==> flow/design.v <==
module PulseIntervalDetector
#(
parameter
OutDepth=32
)(
input clk,
input rst,
input pulse,
output [OutDepth-1:0]intervalValue,
output ready
  );
reg [OutDepth-1:0]regIntervalValue;
assign intervalValue=regIntervalValue;
reg [OutDepth-1:0]countValue;
reg [1:0]pulse_shiftReg;
always@(posedge clk)begin
  if(rst)begin
    countValue<=0;
    regIntervalValue<=0;
  end else begin
    pulse_shiftReg <= {pulse_shiftReg[0],pulse};
    if( pulse_shiftReg == 2'b10 )begin
      regIntervalValue <= countValue;
      countValue<=0;
    end else begin
      countValue<=countValue+1;
    end
  end
end
wire pulseStable =(pulse_shiftReg == 2'b00);
reg preReady;
assign ready = pulseStable & ~preReady;
always@(posedge clk)begin
  preReady <= pulseStable;
end
endmodule
## Step by step through the tools: PulseIntervalDetector

Tool output for the design above, in the order of the flow.
Lines are those of the file above, counted from 1.
The mark n/a stands for no value.

| design | value |
|---|---|
| design top | PulseIntervalDetector |
| clock input | clk |
| library | sky130hd |
| library corner | tt_025C_1v80 |

## After elaboration

Counts by Yosys on the flattened word-level netlist (proc, flatten, opt, wreduce; memories kept). Register bits leave out memories and registers merged into their read ports (data or address); mux counts leave out enables and synchronous resets folded into registers. Print and check cells are left out. Cells with the same type and inputs are merged into one.

| word-level totals | value |
|---|---|
| bits in registers | 67 |
| input bits | 3 |
| output and inout bits | 33 |

| cells by class | value |
|---|---|
| $add $sub $neg | 1 |
| bitwise gates (word level) | 2 |
| reductions and logical operators | 2 |
| equality and inequality tests | 1 |

Operators by type and width:

| cell | number |
|---|---|
| adder 32 x 1 -> 32 bit with constant B | 1 |
| == test 2 bit with constant B | 1 |
| zero test 2 bit | 1 |
| OR reduction 2 bit | 1 |
| bitwise AND 1 bit | 1 |
| NOT 1 bit | 1 |

## Longest topological paths

Yosys ltp: most cells in a row. Word level: on the elaborated netlist, between registers, memories and ports. Mapped: between sequential cells and ports; inverters and the memories' decode and read muxes count.

| logic depth | value |
|---|---|
| word-level depth | 2 |
| ABC_AREA | 0 |
| mapped depth | 7 |

## After synthesis

Yosys stat after the flow's synthesis: flattened, memories mapped to cells. It holds for the ABC_AREA given above (unset counts as 0); a run with the other value may have another netlist.

| mapped netlist | value |
|---|---|
| standard cells after synthesis | 317 |
| flip-flop cells | 67 |
| buffers | 22 |
| cell area after synthesis | 2657.5 um2 |

Cell types:

| type | number | area in all (um2) |
|---|---|---|
| sky130_fd_sc_hd__dfxtp_1 | 65 | 1.3E+03 |
| sky130_fd_sc_hd__nand2_1 | 74 | 277.766 |
| sky130_fd_sc_hd__a21oi_1 | 50 | 250.24 |
| sky130_fd_sc_hd__or4_1 | 10 | 75.072 |
| sky130_fd_sc_hd__xnor2_1 | 8 | 70.067 |
| sky130_fd_sc_hd__clkbuf_1 | 16 | 60.058 |
| sky130_fd_sc_hd__edfxtp_1 | 2 | 60.058 |
| sky130_fd_sc_hd__o31ai_1 | 8 | 60.058 |
| sky130_fd_sc_hd__nor2_1 | 15 | 56.304 |
| sky130_fd_sc_hd__nand3_1 | 9 | 45.043 |
| sky130_fd_sc_hd__o21ai_0 | 9 | 45.043 |
| sky130_fd_sc_hd__nand4_1 | 7 | 43.792 |
| sky130_fd_sc_hd__or3_1 | 6 | 37.536 |
| sky130_fd_sc_hd__xor2_1 | 4 | 35.034 |
| sky130_fd_sc_hd__and4_1 | 3 | 26.275 |
| sky130_fd_sc_hd__nor3_1 | 5 | 25.024 |
| sky130_fd_sc_hd__or3_2 | 3 | 22.522 |
| sky130_fd_sc_hd__nand4_4 | 1 | 21.27 |

Not listed: further types 14, cells in them 22.

## Path before layout

Source: OpenSTA report_checks on the synthesized netlist (no wires, ideal clock, input and output delay 20% of the period each), path of least setup slack; recovery checks are left aside. Register names are those of the netlist, which keeps one name where synthesis merged equal registers.

| timing post-synthesis | value |
|---|---|
| kind | register -> register |
| start point | reg countValue[4] |
| end point | reg countValue[24] |
| data required time | 1.740 ns |
| delay of the path | 1.888 ns |
| arrival | 1.818 ns |
| launch time at the first pin | 0.000 ns |
| clock period | 1.81 ns |
| setup slack | -0.078 ns |
| driving pins on the path | 7 |
| library setup time | 0.070 ns |
| synthesis period reached | 1.888 ns |

"delay of the path" = arrival - input delay + setup time.
"driving pins on the path" counts driving pins, that of a launching flip-flop among them; a cell with two outputs on the path counts twice.
"synthesis period reached" = period - worst setup slack (recovery checks aside). The figure is calculated, with input and output delays left at 20% of the set period.
Between the ends stands the longest chain of elaborated cells between them, by number of cells; it is not shown to be the way that was timed. Of several equally long chains one is given.
Each line given opens the expression or statement behind the cell; cells for indexed reads and writes are added by Yosys, which also makes memories of some case tables.
At most two assigning lines are given for a register; there are more.

| between the ends, post-synthesis | value |
|---|---|
| path through | sky130_fd_sc_hd__dfxtp_1 > sky130_fd_sc_hd__clkbuf_2 > sky130_fd_sc_hd__nand4_4 > sky130_fd_sc_hd__or4_1 > sky130_fd_sc_hd__buf_2 > sky130_fd_sc_hd__or4_1 > sky130_fd_sc_hd__a21oi_1 |
| length of the longest elaborated chain | 1 |
| elaborated cells on any way between the ends | 1 |
| classes of those cells | 1 x add/sub |

Ends and longest elaborated chain, post-synthesis:

| what | line | source |
|---|---|---|
| start: declaration | 14 | `reg [OutDepth-1:0]countValue;` |
| start: assignment | 18 | `countValue<=0;` |
| start: assignment | 26 | `countValue<=countValue+1;` |
| adder 32 x 1 -> 32 bit | 26 |  |
| end: assignment | 24 | `countValue<=0;` |
| end: assignment | 26 |  |
| end: declaration | 14 |  |

## Path in the finished layout

Path of least setup slack in the final report of flow run A (OpenROAD, finished layout, wires in). Where an end is a register, its clock arrival counts in the times.

| timing after layout | value |
|---|---|
| kind | register -> register |
| start point | reg countValue[1] |
| end point | reg countValue[28] |
| data required time | 1.64 ns |
| library setup time | 0.06 ns |
| arrival | 2.24 ns |
| setup slack | -0.60 ns |
| launch time at the first pin | 0.34 ns |
| clock period | 1.36 ns |
| driving pins on the path | 7 |

Between the ends stands the longest chain of elaborated cells between them, by number of cells; it is not shown to be the way that was timed. Of several equally long chains one is given.
At most two assigning lines are given for a register; there are more.

| between the ends, after layout | value |
|---|---|
| path through | sky130_fd_sc_hd__dfxtp_4 > sky130_fd_sc_hd__ha_4 > sky130_fd_sc_hd__nand4_1 > sky130_fd_sc_hd__or4_4 > sky130_fd_sc_hd__buf_6 > sky130_fd_sc_hd__or4_1 > sky130_fd_sc_hd__a21oi_1 |
| length of the longest elaborated chain | 1 |
| elaborated cells on any way between the ends | 1 |
| classes of those cells | 1 x add/sub |

Ends and longest elaborated chain, after layout:

| what | line | source |
|---|---|---|
| start: declaration | 14 | `reg [OutDepth-1:0]countValue;` |
| start: assignment | 18 | `countValue<=0;` |
| start: assignment | 26 | `countValue<=countValue+1;` |
| adder 32 x 1 -> 32 bit | 26 |  |
| end: assignment | 24 | `countValue<=0;` |
| end: assignment | 26 |  |
| end: declaration | 14 |  |

==> runs of PulseIntervalDetector <==
2 stored runs of PulseIntervalDetector in the flow (synthesis by Yosys, layout by OpenROAD, sky130hd cells), in arbitrary order. Constraints: input delay and output delay 20% of the set period each, output load 0.01 pF.
"period achieved" is the run's clock period less its worst setup slack. It is reckoned from that one timing run; input and output delays stay at 20% of the period that was set.
"critical setup path time" means the part of the period allowed to the worst setup path (the constraints hold back 20% at inputs and 20% at outputs) less its slack; where the path has registers, the arrival times of their clocks count too.
By "total power of the final layout" is meant OpenSTA's value without simulated activity: inputs other than the clock are taken to toggle once in ten clock periods, and the tool carries that through the logic.
Among the settings, - means not set for that run.
A result given as - is not shown for that run.

| setting or result | flow run A | flow run B |
|---|---|---|
| period_ns | 1.36 | 2.0 |
| CORE_UTILIZATION | 16 | 71 |
| SETUP_SLACK_MARGIN | 0.02 | -0.15 |
| PLACE_DENSITY_LB_ADDON | 0.04 | 0.05 |
| MAX_ROUTING_LAYER | met4 | met5 |
| CAP_MARGIN | 20 | 40 |
| CORE_MARGIN | 2 | 4 |
| SLEW_MARGIN | 20 | 25 |
| ABC_AREA | - | 0 |
| GPL_ROUTABILITY_DRIVEN | - | 0 |
| total power of the final layout (mW) | 4.613 | - |
| worst slack on setup checks (ns) | -0.602 | - |
| critical setup path time (ns) | 1.96 | - |
| critical path kind | register -> register | - |
| worst hold slack (ns) | 0.448 | - |
| final design utilization (%) | 25.7 | - |
| period achieved (ns) | 1.962 | - |
| full die area (um2) | 17657.1 | - |
| std-cell area (final layout) (um2) | 4210.3 | - |
| post-route setup TNS (ns) | -8.800 | - |
| chip area after synthesis (Yosys) (um2) | 2657.5 | - |

Flow run B: did not finish, placement stopped with DPL-0033
